==> flow/design.v <==
module cache_controller(clk,reset,ld,st,addr,tag1_loaded,tag2_loaded,valid1,valid2,dirty1,dirty2,l2_ack,hit,miss,load_ready,write_l1,read_l2,write_l2);
	input clk,reset;
	input ld,st;                                          
	input [31:0]addr;                             
	input [20:0]tag1_loaded,tag2_loaded;                
	input valid1,valid2;        
	input dirty1,dirty2;   
	input l2_ack;                                     
	output hit,miss;                                 
	output reg load_ready;                         
	output reg write_l1;                               
	output reg read_l2;                                
	output reg write_l2;                              
	parameter Idle=2'b00;
	parameter CompareTag=2'b01;
	parameter WriteBuffer=2'b10;
	parameter Allocate=2'b11;
	reg [1:0]state;                                         
	reg [1:0]next_state;                              
	wire dirty;
	wire hit1,hit2;
	assign hit1=(tag1_loaded==addr[31:11]) & valid1;
	assign hit2=(tag2_loaded==addr[31:11]) & valid2;
	assign dirty= (hit1&dirty1) || (hit2 & dirty2);
	assign valid =(hit1&valid1) || (hit2 & valid2);
	assign hit = (ld||st) & (hit1||hit2);
	assign miss= ~hit;
	wire WB_ready;     
	reg count8;        
	  counter_n #(.n(8) , .counter_bits(3) )  counter8(
				.clk(clk),
				.r(count8),
				.en(write_l2),
				.co(WB_ready),
				.q());
	always@(posedge clk)
	begin
	if(reset)   state <= Idle;
	else
		state <= next_state  ;          
		case(state)
		Idle: begin 
					if(ld || st)	 next_state <= CompareTag;
					else next_state <= Idle;
				  end
		CompareTag: begin 
					if(hit)		next_state <= Idle;    
					else if ((ld & dirty) || st) 	begin	next_state <= WriteBuffer;   count8 <=1 ;end
					else begin  next_state <= Allocate;  	end
					end
		Allocate: begin
					if(l2_ack)  next_state <= CompareTag;  
					else next_state<= Allocate;            
				end
		WriteBuffer: begin
					if(WB_ready&st) next_state <= Allocate;    
					else  next_state <= Idle ;             
					end
		endcase
	end
	 always @ (posedge clk) 
    begin
      if(reset) begin 
	  next_state <= 2'b00;
			count8<=0;
			load_ready <=0;
			write_l1 <=0;  write_l2<=0;  read_l2<=0;
			end
      else if(state!=CompareTag) count8 <=0;
    end
  always @ (posedge clk) 
    begin  
		if((state==CompareTag)&hit&ld)  load_ready <= 1;
      else      load_ready <= 0;
    end
  always @ (posedge clk) 
    begin  
		if((state==CompareTag)&hit&st)  write_l1 <= 1;
      else      write_l1 <= 0;
    end
	  always @ (posedge clk) 
    begin 
		if(state==Allocate)
        begin   read_l2<=1;  
          if(l2_ack) read_l2<=0;    
        end
      else if(state==WriteBuffer)
        begin write_l2<=1;
			if(WB_ready) write_l2<=0;
		end
      else   {read_l2,write_l2}<=2'b0;
    end
endmodule
module counter_n(clk,r,en,co,q);
  parameter n=2;       
  parameter counter_bits=1;
  input clk,r,en;
  output co;
  output[counter_bits:1] q;
  reg[counter_bits:1] q=0;
	assign co=(q==(n-1))&&en;  
	always @(posedge clk)
	  begin 
	    if(r) q=0;     
		else if(en) 
		  begin 
		    if(q==(n-1)) q=0;
		    else q=q+1;
		  end
		else q=q;  	   
	  end
endmodule 
# From RTL to reports: cache_controller
# The steps from the RTL of cache_controller to its reports follow in flow order.
# Lines are those of the file above, counted from 1.
# Operators: Yosys type, input widths -> output width; for muxes data width and select width s.
# Library cell names are shortened.
# A cell with n/a has no value.
# design
top	cache_controller
clock_port	clk
library	sky130hd
lib_corner	tt_025C_1v80

# Word level
# Yosys after proc, flatten, opt, wreduce and memory -nomap, before mapping. Enables and synchronous resets that opt folds into registers are not counted as muxes. Memory bits, and registers merged into a memory's read port (data or address), are not among the register bits. Print and check cells are not counted. Equal cells are merged and count once.
# classes
add_sub_neg	0
multipliers	0
n_div	0
n_cmp	0
n_eq	2
shift	0
n_mux	0
bitwise	4
reduce_and_logical	2
# op_table
operator	count
$eq 21x21->1	2
$and 1x1->1	3
$logic_or 1x1->1	2
$not 1->1	1
# word_totals
regBits	0
latch_bits	0
ram_bits	0
romBits	0
clocked_rd_ports_x_width	0
mem_count	0
in_bits	83
output_inout_bits	6
elab_cells	8

# Logic depth
# Longest topological path by Yosys (ltp), each cell counted once; first at word level (registers and memories cut), then after technology mapping (sequential cells cut; the memories' decode and read muxes count).
# logic_depth
depth_word	5
ABC_AREA	1
ltp_mapped	9
mapped_depth_nobuf	9

# Netlist
# Source: synth_stat.txt of the flow (Yosys; design flattened, memories mapped). It holds for the ABC_AREA given above (unset counts as 0); a run with the other value may have another netlist.
# mapped
stdcells	216
yosys_area_um2	867.1
seqArea_um2	0.0
flip_flops	0
n_buf	4
# by_type
cell_type	count	area_total_um2
nand2_1	110	412.896
inv_1	51	191.434
nor2_1	28	105.101
o21ai_0	7	35.034
buf_4	4	30.029
inv_2	4	15.014
nand3_1	2	10.01
nand3_2	1	10.01
o21ai_1	2	10.01
a21oi_2	1	8.758
xor2_1	1	8.758
o211ai_1	1	7.507
nand2_2	1	6.256
nor2_2	1	6.256
or2_2	1	6.256
conb_1	1	3.754

# Path before layout
# OpenSTA on the mapped netlist: ideal clock, no wires. The path of least setup slack (recovery checks aside). Input and output delay are each 20% of the period. Register names are those of the netlist, which keeps one name where synthesis merged equal registers.
# synth_path
path_kind	input to output
from	input port addr[20]
to	output port hit
tclk_ps	1820
input_delay_ps	364
output_delay_ps	364
launch_ps	364
t_arrival_ps	1003
t_required_ps	1456
slack_ps	453
delay_ps	639
path_stages	8
n_path_buf	0
period_less_setup_slack_ps	1367
# "delay_ps" is the arrival time less input delay plus setup time.
# A path that ends at an output port has no setup time.
# "path_stages" counts driving pins, that of a launching flip-flop among them; a cell with two outputs on the path counts twice.
# "period_less_setup_slack_ps" is the clock period less the worst setup slack; recovery checks do not enter. This is arithmetic on one report: input and output delays are still those of the set period (20% each).
# Between the ends stands the longest chain of elaborated cells between them, by number of cells; it is not shown to be the way that was timed. Of several equally long chains one is given.
# Each line given opens the expression or statement behind the cell; cells for indexed reads and writes are added by Yosys, which also makes memories of some case tables.
# synth_via
cell_sequence	inv_1 nand2_1 nand2_1 nor2_1 nand2_1 nor2_2 nand3_1 a21oi_2
elab_chain_len	4
cone_cells	6
lines_between	3
cone_classes	eq/ne (2); logic (3); reduce/logical (1)
# synth_rtl
element	line	rtl
start, declared	4	input [31:0]addr;
$eq 21x21->1	22	assign hit1=(tag1_loaded==addr[31:11]) & valid1;
$and 1x1->1	22
$logic_or 1x1->1	26	assign hit = (ld||st) & (hit1||hit2);
$and 1x1->1	26
end, declared	9	output hit,miss;

# Timing after layout
# From the final timing report of run 2: the path of least setup slack in the routed layout; clock arrival at registers is part of the times.
# The report prints the path's times to 10 ps; the period is as set.
# layout_path
path_kind	input to output
from	input port addr[19]
to	output port hit
tclk_ps	2230
input_delay_ps	450
output_delay_ps	450
launch_ps	450
t_arrival_ps	1580
t_required_ps	1780
slack_ps	210
path_stages	10
n_path_buf	2
# Between the ends stands the longest chain of elaborated cells between them, by number of cells; it is not shown to be the way that was timed. Of several equally long chains one is given.
# layout_via
cell_sequence	dlygate4sd2_1 inv_2 nand2_1 nand2_1 nor2_1 nand2_1 nor2_2 nand3_2 a21oi_2 buf_2
elab_chain_len	4
cone_cells	6
lines_between	3
cone_classes	eq/ne (2); logic (3); reduce/logical (1)
# layout_rtl
element	line	rtl
start, declared	4	input [31:0]addr;
$eq 21x21->1	22	assign hit1=(tag1_loaded==addr[31:11]) & valid1;
$and 1x1->1	22
$logic_or 1x1->1	26	assign hit = (ld||st) & (hit1||hit2);
$and 1x1->1	26
end, declared	9	output hit,miss;

# 2 stored runs of cache_controller in the flow (synthesis by Yosys, layout by OpenROAD, sky130hd cells), in arbitrary order. Constraints: input delay and output delay 20% of the set period each, output load 0.01 pF.
# "achieved_period_ps" means the clock period less the worst setup slack. The figure is calculated, with input and output delays left at 20% of the set period.
# "critical_path_time_ps": the worst setup path's part of the clock period (all of it between registers, 20% less for each end at a port) less its slack. A launch clock that arrives late makes it longer, a capture clock that arrives late makes it shorter.
# "fin_power_uw" is the tool's figure for a default switching activity; nothing was simulated.
# "critical_path_time_ps" is given in steps of 10 ps.
# Settings: n/a = not set for that run.
# Results: n/a = not shown.
name,run 1,run 2
period_ns,1.58,2.23
CORE_UTILIZATION,50,45
SETUP_SLACK_MARGIN,-0.01,0.17
CELL_PAD_IN_SITES_DETAIL_PLACEMENT,2,n/a
GPL_TIMING_DRIVEN,1,n/a
GPL_ROUTABILITY_DRIVEN,0,1
CAP_MARGIN,20,20
CORE_MARGIN,2,2
SLEW_MARGIN,20,25
PLACE_DENSITY_LB_ADDON,n/a,0.2
CORE_ASPECT_RATIO,n/a,1.43
ABC_AREA,n/a,1
CTS_CLUSTER_SIZE,n/a,90
CTS_CLUSTER_DIAMETER,n/a,27
MIN_ROUTING_LAYER,n/a,met2
worst_setup_slack_ps,n/a,206
layout_utilization_pct,n/a,82.5
finish.stdcell_area_um2,n/a,1549.0
achieved_period_ps,n/a,2024
fin_hold_ws_ps,n/a,1482
yosys_chip_area_um2,n/a,867.1
critical_path_time_ps,n/a,1130
critical_path_kind,n/a,input to output
timing.setup.tns_ps,n/a,0
die_area_um2,n/a,2299.4
fin_power_uw,n/a,222.3
# Run 1: no final report: placement broke off with GPL-0301
